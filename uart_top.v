==> flow/design.v <==
module uart_rx(
  input wire clk,
  input wire rst_n,
  input wire rx_line,       
  input wire baud_tick,      
  output reg [7:0] rx_data,   
  output reg rx_ready       
);
  localparam IDLE = 3'd0;
  localparam START = 3'd1;
  localparam DATA = 3'd2;
  localparam STOP = 3'd3;
  localparam DONE = 3'd4;
  reg [2:0] state, next_state;
  reg [2:0] bit_cnt;   
  reg [7:0] data_buf;   
  reg [3:0] baud_cnt;   
  always @(posedge clk or negedge rst_n) begin
     if (!rst_n) begin
       state <= IDLE;
     end else if (baud_tick) begin
       state <= next_state;
     end
  end
  always @(*) begin
     case (state)
       IDLE: begin
         if (~rx_line)
            next_state = START;
         else
            next_state = IDLE;
       end
       START: next_state = DATA;
       DATA: begin
         if (bit_cnt == 3'd7)
            next_state = STOP;
         else
            next_state = DATA;
       end
       STOP: next_state = DONE;
       DONE: next_state = IDLE;
       default: next_state = IDLE;
     endcase
  end
  always @(posedge clk or negedge rst_n) begin
    if (!rst_n) begin
      bit_cnt <= 3'd0;
      data_buf <= 8'd0;
      rx_data <= 8'd0;
      rx_ready <= 1'b0;
    end
    else if (baud_tick) begin
      case (state)
         IDLE: begin
            bit_cnt <= 3'd0;
            rx_ready <= 1'b0;
         end
         START: begin
         end
         DATA: begin
            data_buf[bit_cnt] <= rx_line;   
            bit_cnt <= bit_cnt + 1;
         end
         STOP: begin
         end
         DONE: begin
            rx_data <= {
				data_buf[0],data_buf[1],data_buf[2],data_buf[3],
				data_buf[4],data_buf[5],data_buf[6],data_buf[7]
				};
            rx_ready <= 1'b1;
         end
      endcase
    end
  end
endmodule
module uart_top(
	input wire clk,   
	input wire rst_n,   
	input wire [7:0] tx_data,   
   input wire tx_start,    
	output wire tx_done,   
   output wire tx_line,   
   input wire rx_line,   
   output wire [7:0] rx_data,   
   output wire rx_done    
);
wire baud_tick;
	assign baud_tick = clk;   
uart_tx u_uart_tx(
	  .clk(clk),
     .rst_n(rst_n),
 	  .tx_start(tx_start),
	  .tx_data(tx_data),
	  .baud_tick(baud_tick),
	  .tx_done(tx_done),
	  .tx(tx_line)
);
uart_rx u_uart_rx(
	   .clk(clk),
      .rst_n(rst_n),
 	   .rx_line(rx_line),
	   .baud_tick(baud_tick),
	   .rx_data(rx_data),
	   .rx_ready(rx_done)
);
endmodule
module uart_tx(
	input wire clk,   
	input wire rst_n,   
	input wire tx_start,   
   input wire [7:0] tx_data,   
   input wire baud_tick,   
	output reg tx,          
   output reg tx_busy,   
   output reg tx_done
);
        localparam IDLE = 3'd0;
        localparam START = 3'd1;
        localparam DATA = 3'd2;
        localparam STOP = 3'd3;
        localparam DONE = 3'd4;
        reg [2:0] state, next_state;
        reg [2:0] bit_cnt;   
        reg [7:0] shift_reg;   
        always @(posedge clk or negedge rst_n) begin
	        if (!rst_n)
               state <= IDLE;
           else if (baud_tick)
               state <= next_state;
        end
        always @(*) begin
            case(state)
               IDLE: next_state = tx_start ? START: IDLE;
               START: next_state = DATA;
               DATA: next_state = (bit_cnt == 3'd7) ? STOP: DATA;
               STOP: next_state = DONE;
               DONE: next_state = IDLE;
               default: next_state = IDLE;
            endcase
        end
        always @(posedge clk or negedge rst_n) begin
           if(!rst_n) begin
              bit_cnt <= 3'd0;
              shift_reg <= 8'd0;
           end else if (baud_tick) begin
              case(state)
                IDLE: begin
                   if (tx_start) begin
                       shift_reg <= tx_data;
                       bit_cnt <= 3'd0;
                   end
                end
                DATA: begin
                  shift_reg <= shift_reg >> 1;
                  bit_cnt <= bit_cnt + 1;
                end
              endcase
           end
        end
        always @(posedge clk or negedge rst_n) begin
            if (!rst_n) begin
               tx <= 1'b1;   
               tx_busy <= 1'b0;
               tx_done <= 1'b0;
            end else if (baud_tick) begin
                case(state)
                   IDLE: begin
	             tx <= 1'b1;
                     tx_busy <= 1'b0;
                     tx_done <= 1'b0;  
                   end
                   START: begin
 	             tx <= 1'b0;   
                     tx_busy <= 1'b1;
                     tx_done <= 1'b0;
                   end
                   DATA: begin
                     tx <= shift_reg[0];   
                     tx_done <= 1'b0;
                   end
                   STOP: begin
                     tx <= 1'b1;    
                     tx_done <= 1'b0;  
                   end
                   DONE: begin
                      tx <= 1'b1;   
                      tx_done <= 1'b1;   
                   end
                endcase
             end
        end
endmodule
## From RTL to reports: uart_top

The steps from the RTL of uart_top to its reports follow in flow order.
Lines are those of the file above, counted from 1.
Operators: Yosys type, input widths -> output width; for muxes data width and select width s.
Library cell names are shortened.
A cell with - has no value.

- Top: uart_top
- Clock input: clk
- Standard-cell library: sky130hd
- Timing corner: tt_025C_1v80

## Elaborated design

Source: Yosys, flattened and elaborated, memories not mapped. Widths are those after wreduce. Registers that Yosys merges into a memory's read port (data or address) are not register bits. Print and check cells do not count. Equal cells are merged and count once.

- $add $sub $neg: 3
- Equal/unequal tests: 11
- Shift-type cells: 2
- Muxes and demuxes: 14
- Bitwise gates (word level): 3
- Reduce/logical cells: 16

Operators by type and width:

| cell | count |
|---|---|
| $pmux 3 s4 | 2 |
| $pmux 8 s2 | 1 |
| $reduce_and 2->1 | 6 |
| $eq 3x2->1 const B | 4 |
| $eq 3x3->1 const B | 4 |
| $pmux 3 s2 | 2 |
| $shift 1x4->8 | 1 |
| $shift 1x4->8 const A | 1 |
| $reduce_bool 2->1 | 4 |
| $and 8x8->8 | 1 |
| $or 8x8->8 | 1 |
| $not 8->8 | 1 |
| $mux 8 | 1 |
| $add 3x1->3 const B | 2 |
| $eq 3x1->1 const B | 2 |
| $logic_not 3->1 | 2 |
| $neg 3->4 | 1 |
| $reduce_or 4->1 | 1 |
| $pmux 1 s2 | 2 |
| $mux 1 | 4 |
| $reduce_and 3->1 | 1 |
| $reduce_bool 3->1 | 1 |
| $reduce_or 3->1 | 1 |
| $pmux 1 s3 | 1 |
| $mux 3 | 1 |
| $ne 2x2->1 const B | 1 |

- Flip-flop bits (word level): 39

## Depth

Depth = most cells in a row (Yosys ltp): at word level without a register or memory, in the mapped netlist without a sequential cell, where the memories' decode and read muxes count.

- Depth in word-level cells: 5
- ABC_AREA: 0
- Gate-level depth with buffers: 5
- Depth with buffers taken out: 5

## Mapped cells and area

Yosys stat after the flow's synthesis: flattened, memories mapped to cells. It holds for the ABC_AREA given above (unset counts as 0); a run with the other value may have another netlist.

Cells by type:

| cell | count | total area (sq um) |
|---|---|---|
| dfrtp_1 | 40 | 1000.96 |
| mux2_1 | 13 | 146.39 |
| mux2i_1 | 9 | 90.086 |
| dfstp_2 | 3 | 78.826 |
| ha_1 | 6 | 75.072 |
| a22o_1 | 7 | 61.309 |
| nand2_1 | 13 | 48.797 |
| mux2_2 | 4 | 45.043 |
| a31oi_1 | 7 | 43.792 |
| a21oi_1 | 7 | 35.034 |
| nand3_1 | 7 | 35.034 |
| o2bb2ai_1 | 4 | 35.034 |
| buf_2 | 6 | 30.029 |
| o21ai_0 | 6 | 30.029 |
| inv_1 | 7 | 26.275 |
| o21ai_1 | 3 | 15.014 |
| nor2b_1 | 2 | 12.512 |
| nor4_2 | 1 | 12.512 |

Not listed: further types 15, cells in them 17.

- Standard cells after synthesis: 162
- Cell area after synthesis: 1930.6 sq um
- Sequential part of the area: 1079.8 sq um
- Flip-flops: 43

The figures by module come from a second, unflattened synthesis with its own total; it is not the netlist above.

- Cell total of the unflattened synthesis: 152
- Area (unflattened synthesis): 1980.6 sq um

Rows give one instance, submodules left out.

Modules:

| module | times used | cells | area (sq um) |
|---|---|---|---|
| uart_rx | 1 | 86 | 1087.3 |
| uart_tx | 1 | 66 | 893.4 |
| uart_top | 1 | 0 | 0.0 |

Lab notebook: uart_top

Settings and measured results of 2 stored flow runs for module uart_top (sky130hd), not sorted in any way. The constraints put input and output delay at 20% of the set period each and load the outputs with 0.01 pF.
"period reached": clock period set for the run, less the worst setup slack. It is reckoned from that one timing run; input and output delays stay at 20% of the period that was set.
"allowed time less slack (worst setup path)" = time allowed to the worst setup path (clock period - input delay - output delay, where it has them) - its slack; a late launch clock adds to it, a late capture clock takes from it.
"total power after layout" is the tool's figure for a default switching activity; nothing was simulated.
"allowed time less slack (worst setup path)" is given in steps of 10 ps.
A setting shown as - is not set for that run.
Among the results, - means that no value is shown for the run.

| item | flow run 1 | flow run 2 |
|---|---|---|
| period_ns | 1.35 | 2.42 |
| CAP_MARGIN | 20 | 20 |
| CORE_MARGIN | 2 | 10 |
| CORE_UTILIZATION | 40 | 20 |
| SLEW_MARGIN | 20 | 20 |
| SETUP_SLACK_MARGIN | - | 0.17 |
| PLACE_DENSITY_LB_ADDON | - | 0.26 |
| CELL_PAD_IN_SITES_DETAIL_PLACEMENT | - | 1 |
| CTS_CLUSTER_SIZE | - | 76 |
| MIN_ROUTING_LAYER | - | met1 |
| synthesized cell area (sq um) | 1930.6 | - |
| period reached (ps) | 1647 | - |
| allowed time less slack (worst setup path) (ps) | 1650 | - |
| kind of the worst setup path | register to register | - |
| overall die area (sq um) | 5398.6 | - |
| worst hold slack (ps) | 88 | - |
| setup slack of the worst path (ps) | -297 | - |
| setup total negative slack (ps) | -2388 | - |
| standard-cell area after layout (sq um) | 3563.4 | - |
| total power after layout (µW) | 12474 | - |

Flow run 2: not finished: clock tree synthesis ended with a tool error
