==> flow/design.v <==
module baud_gen #(
    parameter SYS_CLK_FREQ = 50000000,   
    parameter BAUD_RATE = 9600   
)
(
    input wire clk,   
    input wire rst_n,   
    output reg baud_tick   
);
    localparam integer BAUD_DIV = SYS_CLK_FREQ / BAUD_RATE;
    reg [12:0] counter;   
    always @(posedge clk or negedge rst_n) begin
       if (!rst_n) begin
	  counter <= 0;
          baud_tick <= 0;
       end else begin
	  if (counter == BAUD_DIV - 1) begin
              counter <= 0;
              baud_tick <= 1;
          end else begin
	      counter <= counter + 1;
              baud_tick <= 0;
          end
       end
    end
endmodule
---- Tool chain data of baud_gen ----
The steps from the RTL of baud_gen to its reports follow in flow order.
Lines are those of the file above, counted from 1.
Operators: Yosys type, input widths -> output width; for muxes data width and select width s.
The mark n/a stands for no value.
design
  design top .............................. baud_gen
  clock ................................... clk
  library ................................. sky130hd
  library corner .......................... tt_025C_1v80

---- Elaborated design ----
Yosys after proc, flatten, opt, wreduce and memory -nomap, before mapping. Enables and synchronous resets that opt folds into registers are not counted as muxes. Memory bits, and registers merged into a memory's read port (data or address), are not among the register bits. Print and check cells are not counted. Equal cells are merged and count once.
storage and ports
  flip-flop bits (word level) ............. 14
  input port bits ......................... 2
  elaborated cells ........................ 6
operators by class
  add/subtract/negate cells ............... 1
  equal/unequal tests ..................... 1
  muxes and demuxes ....................... 2
operators with widths
  cell                   number
  $add 13x1->13 const B  1
  $eq 13x13->1 const B   1
  $mux 13                1
  $mux 1                 1

---- Depth ----
Yosys ltp: most cells in a row. Word level: on the elaborated netlist, between registers, memories and ports. Mapped: between sequential cells and ports; inverters and the memories' decode and read muxes count.
logic depth
  depth in word-level cells ............... 2
  ABC_AREA ................................ 1
  depth in mapped cells ................... 7
  depth with buffers taken out ............ 7

---- Synthesis result ----
Yosys stat after the flow's synthesis: flattened, memories mapped to cells. It holds for the ABC_AREA given above (unset counts as 0); a run with the other value may have another netlist.
Totals and module areas in this step are rounded.
cell types
  type                      number  total area (sq um)
  sky130_fd_sc_hd__dfrtp_1  14      350.336
  sky130_fd_sc_hd__nand2_1  29      108.854
  sky130_fd_sc_hd__inv_1    18      67.565
  sky130_fd_sc_hd__nor2_1   12      45.043
  sky130_fd_sc_hd__nand3_1  6       30.029
  sky130_fd_sc_hd__nand3_2  3       30.029
  sky130_fd_sc_hd__xor2_1   3       26.275
  sky130_fd_sc_hd__nor2_4   2       22.522
  sky130_fd_sc_hd__nor2_2   3       18.768
  sky130_fd_sc_hd__ha_1     1       12.512
  sky130_fd_sc_hd__nand2_2  2       12.512
  sky130_fd_sc_hd__nand4_1  2       12.512
  sky130_fd_sc_hd__nor3_1   2       10.01
  sky130_fd_sc_hd__inv_2    2       7.507
  sky130_fd_sc_hd__or2_2    1       6.256
mapped netlist
  cell count .............................. 100
  cell area after synthesis ............... 761 sq um
  sequential part of the area ............. 350 sq um
  flip-flop cells ......................... 14
  buffers ................................. 0

---- Path before layout ----
OpenSTA on the mapped netlist: ideal clock, no wires. The path of least setup slack (recovery checks aside). Input and output delay are each 20% of the period. Register names are those of the netlist, which keeps one name where synthesis merged equal registers.
path post-synthesis
  kind .................................... flip-flop to flip-flop
  start ................................... reg counter[0]
  end ..................................... reg counter[4]
  period .................................. 1.68 ns
  library setup time ...................... 0.114 ns
  launch time at the first pin ............ 0.000 ns
  arrival ................................. 1.141 ns
  path slack .............................. 0.425 ns
  path delay .............................. 1.255 ns
  stages .................................. 7
  path buffers ............................ 0
  synthesis period reached ................ 1.255 ns
"path delay" = arrival - input delay + setup time.
"stages": output pins that drive a net of the path, with the launching flip-flop's if there is one; two outputs of one cell count as two.
"synthesis period reached" = period - worst setup slack (recovery checks aside). The figure is calculated, with input and output delays left at 20% of the set period.
The rows between start and end are the longest chain of elaborated cells between them; the timing report does not say that the signal goes this way. Where chains are equally long, one stands for them.
Each line given opens the expression or statement behind the cell; cells for indexed reads and writes are added by Yosys, which also makes memories of some case tables.
A register here has more assigning lines than the two given.
between the ends, post-synthesis
  path through ............................ sky130_fd_sc_hd__dfrtp_1 -> sky130_fd_sc_hd__ha_1 -> sky130_fd_sc_hd__nand2_2 -> sky130_fd_sc_hd__nor2_4 -> sky130_fd_sc_hd__or2_2 -> sky130_fd_sc_hd__nand3_1 -> sky130_fd_sc_hd__inv_1
  length of the longest elaborated chain .. 2
  elaborated cells between the ends (all ways) .. 3
  source lines of those cells ............. 2
  classes of those cells .................. 1 x add/sub; 1 x eq/ne; 1 x mux
ends and longest elaborated chain, post-synthesis
  item                line  text
  start: declaration  11    reg [12:0] counter;
  start: assignment   14    counter <= 0;
  start: assignment   21    counter <= counter + 1;
  $add 13x1->13       21
  $mux 13             17    if (counter == BAUD_DIV - 1) begin
  end: assignment     18    counter <= 0;
  end: assignment     21
  end: declaration    11

---- Worst path after layout ----
From the final timing report of run 1: the path of least setup slack in the routed layout; clock arrival at registers is part of the times.
path post-layout
  kind .................................... flip-flop to output port
  start ................................... reg baud_tick
  end ..................................... out baud_tick
  period .................................. 2.69 ns
  output delay ............................ 0.54 ns
  launch time at the first pin ............ 0.28 ns
  arrival ................................. 1.13 ns
  path slack .............................. 1.03 ns
  stages .................................. 2
  path buffers ............................ 1
A register here has more assigning lines than the two given.
between the ends, post-layout
  path through ............................ sky130_fd_sc_hd__dfrtp_1 -> sky130_fd_sc_hd__clkdlybuf4s50_1
  length of the longest elaborated chain .. 0
  elaborated cells between the ends (all ways) .. 0
  source lines of those cells ............. 0
ends and longest elaborated chain, post-layout
  item                line  text
  start: declaration  8     output reg baud_tick
  start: assignment   15    baud_tick <= 0;
  start: assignment   19    baud_tick <= 1;
  end: declaration    8

Settings and measured results of 2 stored flow runs for module baud_gen (sky130hd), not sorted in any way. The constraints put input and output delay at 20% of the set period each and load the outputs with 0.01 pF.
By "allowed time less slack (worst setup path)" is meant the share of the clock period that the worst setup path is allowed (20% is reserved at inputs, 20% at outputs), minus its slack. Clock arrival times at its registers enter into it.
Measured values are rounded.

======== run 1 ========
==> flow/run.sh <==
#!/bin/bash
# the make line also repeats the synthesis and layout settings of config.mk as NAME=value (left out here)
make -C /OpenROAD-flow-scripts/flow DESIGN_CONFIG=/design/flow/config.mk WORK_HOME=/design/flow/orfs CLKGATE_MAP_FILE= finish
==> flow/config.mk <==
export PLATFORM = sky130hd
export DESIGN_NAME = baud_gen
export DESIGN_NICKNAME = baud_gen
export VERILOG_FILES = /design/flow/design.v
export SDC_FILE = /design/flow/constraint.sdc
export NUM_CORES = 4
export LEC_CHECK = 0
export ABC_AREA = 1
export CAP_MARGIN = 20
export CELL_PAD_IN_SITES_DETAIL_PLACEMENT = 0
export CORE_ASPECT_RATIO = 0.91
export CORE_MARGIN = 2
export CORE_UTILIZATION = 43
export CTS_CLUSTER_DIAMETER = 333
export MIN_ROUTING_LAYER = met2
export SLEW_MARGIN = 20
export TNS_END_PERCENT = 65
==> flow/constraint.sdc <==
create_clock -name core_clock -period 2.69 [get_ports {clk}]
set_input_delay 0.5380 -clock core_clock [delete_from_list [all_inputs] [get_ports {clk}]]
set_output_delay 0.5380 -clock core_clock [all_outputs]
set_load 0.01 [all_outputs]

-------- measured, run 1 --------
  worst setup slack after layout .......... 1.03 ns
  standard-cell area of the final layout .. 833 sq um
  synthesized cell area ................... 761 sq um
  die area ................................ 2,120 sq um
  post-route utilization .................. 50.1%
  allowed time less slack (worst setup path) .. 1.13 ns
  type of the worst setup path ............ flip-flop to output port

======== run 2 ========
==> flow/run.sh <==
#!/bin/bash
# the make line also repeats the synthesis and layout settings of config.mk as NAME=value (left out here)
make -C /OpenROAD-flow-scripts/flow DESIGN_CONFIG=/design/flow/config.mk WORK_HOME=/design/flow/orfs CLKGATE_MAP_FILE= finish
==> flow/config.mk <==
export PLATFORM = sky130hd
export DESIGN_NAME = baud_gen
export DESIGN_NICKNAME = baud_gen
export VERILOG_FILES = /design/flow/design.v
export SDC_FILE = /design/flow/constraint.sdc
export NUM_CORES = 4
export LEC_CHECK = 0
export CAP_MARGIN = 30
export CORE_MARGIN = 2
export CORE_UTILIZATION = 49
export CTS_CLUSTER_DIAMETER = 371
export CTS_CLUSTER_SIZE = 79
export GPL_TIMING_DRIVEN = 1
export HOLD_SLACK_MARGIN = 0.29
export PLACE_DENSITY_LB_ADDON = 0.09
export SETUP_SLACK_MARGIN = 0.57
export SLEW_MARGIN = 20
==> flow/constraint.sdc <==
create_clock -name core_clock -period 1.93 [get_ports {clk}]
set_input_delay 0.3860 -clock core_clock [delete_from_list [all_inputs] [get_ports {clk}]]
set_output_delay 0.3860 -clock core_clock [all_outputs]
set_load 0.01 [all_outputs]

-------- measured, run 2 --------
  worst setup slack after layout .......... 0.487 ns
  standard-cell area of the final layout .. 887 sq um
  synthesized cell area ................... 674 sq um
  die area ................................ 1,690 sq um
  post-route utilization .................. 68.2%
  allowed time less slack (worst setup path) .. 1.44 ns
  type of the worst setup path ............ flip-flop to flip-flop
